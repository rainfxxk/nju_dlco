==> flow/design.v <==
module counter_24 (
    input reset,
    input clk,
    output reg [3:0] l_out,
    output reg [3:0] h_out,
    output reg cout
);
    always @(posedge clk or negedge reset) begin
        if (reset) begin
            l_out <= l_out + 1;
            if (h_out >= 2 && l_out >= 3) begin
                h_out <= 0;
                l_out <= 0;
                cout <= 1;
            end
            else begin
                cout <= 0;
            end
            if (l_out >= 9) begin
                l_out <= 0;
                h_out <= h_out + 1;
            end
        end
        else begin
            l_out <= 0;
            h_out <= 0;
            cout <= 0;
        end
    end
endmodule
# [Step by step through the tools: counter_24]
# The steps from the RTL of counter_24 to its reports follow in flow order.
# Line numbers count from 1 in the design file above.
# Operators carry their Yosys type and port widths (W data, S select, Z words).
# The mark n/a stands for no value.
[setup] top_module="counter_24" clock_port="clk" library="sky130hd" lib_corner="tt_025C_1v80"

# [After elaboration]
# Yosys after proc, flatten, opt, wreduce and memory -nomap, before mapping. Memory bits, and registers merged into a memory's read port (data or address), are not among the register bits. Print and check cells are not counted. Equal cells are merged and count once.
[word_totals] reg_bits=9 inputBits=2 out_inout_bits=9 wordCells=15
[classes] n_addsub=2 n_cmp=3 mux=5 reduce_logical=2
[op_table] operator="$mux W4" count=4
[op_table] operator="$add A4 B1 Y4 const B" count=2
[op_table] operator="$ge A4 B2 Y1 const B" count=2
[op_table] operator="$ge A4 B4 Y1 const B" count=1
[op_table] operator="$reduce_bool A2 Y1" count=1
[op_table] operator="$logic_and A1 B1 Y1" count=1
[op_table] operator="$mux W1" count=1

# [Depth]
# Longest topological path by Yosys (ltp), each cell counted once; first at word level (registers and memories cut), then after technology mapping (sequential cells cut; the memories' decode and read muxes count).
[logic_depth] ltp_word=4 ABC_AREA=0 depth_mapped=6

# [Synthesis result]
# The flow's flattened synthesis, as Yosys stat reports it; memories are mapped. The netlist is that of the ABC_AREA named above (0 if unset); the other value can give another one.
# Totals and module areas in this step are rounded.
[synth_totals] mapped_cells=47 area_um2=512 ffs=9 n_buf=2
[types] type="sky130_fd_sc_hd__dfrtp_1" count=9
[types] type="sky130_fd_sc_hd__ha_1" count=5
[types] type="sky130_fd_sc_hd__o2bb2ai_4" count=1
[types] type="sky130_fd_sc_hd__inv_1" count=6
[types] type="sky130_fd_sc_hd__nand3_1" count=4
[types] type="sky130_fd_sc_hd__nor2_2" count=3
[types] type="sky130_fd_sc_hd__xor2_1" count=2
[types] type="sky130_fd_sc_hd__a31oi_1" count=2
[types] type="sky130_fd_sc_hd__and3_1" count=2
[types] type="sky130_fd_sc_hd__nor4_2" count=1
[types] type="sky130_fd_sc_hd__buf_6" count=1
[types] type="sky130_fd_sc_hd__nand2_1" count=3
[types] type="sky130_fd_sc_hd__mux2i_1" count=1
[types] type="sky130_fd_sc_hd__nor3_2" count=1
[types] type="sky130_fd_sc_hd__o21ai_2" count=1
[types] type="sky130_fd_sc_hd__or3b_1" count=1
[types] type="sky130_fd_sc_hd__o22ai_1" count=1
[types] type="sky130_fd_sc_hd__buf_2" count=1
# Not listed: further types 2, cells in them 2.

# [Timing after synthesis]
# Path of least setup slack by OpenSTA after synthesis, without wires, with an ideal clock, recovery checks aside; 20% of the period is set as input and as output delay. Where synthesis merged equal registers, the netlist keeps one of their names.
[synth_path] path_type="reg-to-reg" startpoint="register l_out[0]" endpoint="register h_out[2]" tclk_ns=1.68 setup_time_ns=0.128 t_first_pin_ns=0.000 arrival_ns=1.384 path_slack_ns=0.168 path_delay_ns=1.512 driving_pins=6 n_path_buf=1 synth_period_reached_ns=1.512
# "path_delay_ns" = arrival - input delay + setup time.
# "driving_pins" counts driving pins, that of a launching flip-flop among them; a cell with two outputs on the path counts twice.
# "synth_period_reached_ns" is the clock period less the worst setup slack; recovery checks do not enter. This is arithmetic on one report: input and output delays are still those of the set period (20% each).
# The rows between start and end are the longest chain of elaborated cells between them; the timing report does not say that the signal goes this way. Where chains are equally long, one stands for them.
# Each line given opens the expression or statement behind the cell; cells for indexed reads and writes are added by Yosys, which also makes memories of some case tables.
# A register here has more assigning lines than the two given.
[synth_via] cell_sequence="sky130_fd_sc_hd__dfrtp_1 > sky130_fd_sc_hd__ha_1 > sky130_fd_sc_hd__or3b_1 > sky130_fd_sc_hd__buf_6 > sky130_fd_sc_hd__a31oi_1 > sky130_fd_sc_hd__o22ai_1" elab_chain_cells=4 cells_between=6
[synth_rtl] element="start: declaration" line=4 rtl="output reg [3:0] l_out,"
[synth_rtl] element="start: assignment" line=10 rtl="l_out <= l_out + 1;"
[synth_rtl] element="start: assignment" line=13 rtl="l_out <= 0;"
[synth_rtl] element="$ge A4 B2 Y1" line=11 rtl="if (h_out >= 2 && l_out >= 3) begin"
[synth_rtl] element="$logic_and A1 B1 Y1" line=11
[synth_rtl] element="$mux W4" line=11
[synth_rtl] element="$mux W4" line=19 rtl="if (l_out >= 9) begin"
[synth_rtl] element="end: assignment" line=12 rtl="h_out <= 0;"
[synth_rtl] element="end: assignment" line=21 rtl="h_out <= h_out + 1;"
[synth_rtl] element="end: declaration" line=5 rtl="output reg [3:0] h_out,"

# [Path in the finished layout]
# Path of least setup slack in the final report of run B (OpenROAD, finished layout, wires in). Where an end is a register, its clock arrival counts in the times.
[layout_path] path_type="reg-to-output" startpoint="register l_out[3]" endpoint="output l_out[3]" tclk_ns=2.24 out_delay_ns=0.45 t_first_pin_ns=0.23 arrival_ns=1.40 path_slack_ns=0.39 driving_pins=2 n_path_buf=1
# A register here has more assigning lines than the two given.
[layout_via] cell_sequence="sky130_fd_sc_hd__dfrtp_1 > sky130_fd_sc_hd__clkdlybuf4s50_1" elab_chain_cells=0 cells_between=0
[layout_rtl] element="start: declaration" line=4 rtl="output reg [3:0] l_out,"
[layout_rtl] element="start: assignment" line=10 rtl="l_out <= l_out + 1;"
[layout_rtl] element="start: assignment" line=13 rtl="l_out <= 0;"
[layout_rtl] element="end: declaration" line=4

Settings and measured results of 2 stored flow runs for module counter_24 (sky130hd), not sorted in any way. The constraints put input and output delay at 20% of the set period each and load the outputs with 0.01 pF.
By "achieved clock period" is meant the clock period of the run minus its worst setup slack. This is arithmetic on one report: input and output delays are still those of the set period (20% each).
By "worst setup path time" is meant the share of the clock period that the worst setup path is allowed (20% is reserved at inputs, 20% at outputs), minus its slack. Clock arrival times at its registers enter into it.
"power": no workload was simulated; the value follows from the tool's default switching activity.
Values from the reports are rounded here.
[run A] settings: period_ns=2.09, CORE_UTILIZATION=60, SETUP_SLACK_MARGIN=0.19, CORE_MARGIN=7, CTS_CLUSTER_DIAMETER=209, CAP_MARGIN=5, MIN_ROUTING_LAYER=met1, MAX_ROUTING_LAYER=met5, SLEW_MARGIN=20
[run A] result: did not finish, floorplanning stopped with PDN-0185
[run B] settings: period_ns=2.24, CORE_UTILIZATION=17, SETUP_SLACK_MARGIN=0.17, PLACE_DENSITY=0.75, HOLD_SLACK_MARGIN=0.29, CORE_ASPECT_RATIO=1.42, CORE_MARGIN=4, CELL_PAD_IN_SITES_GLOBAL_PLACEMENT=0, TNS_END_PERCENT=70, GPL_ROUTABILITY_DRIVEN=0, CTS_CLUSTER_SIZE=25, SLEW_MARGIN=25, CAP_MARGIN=20
[run B] result: chip area after synthesis (Yosys) 512 µm², die area 3970 µm², utilization 24.1 %, worst setup slack after layout 0.391 ns, power 0.361 mW, achieved clock period 1.849 ns, worst setup path time 1.40 ns, worst setup path kind reg-to-output
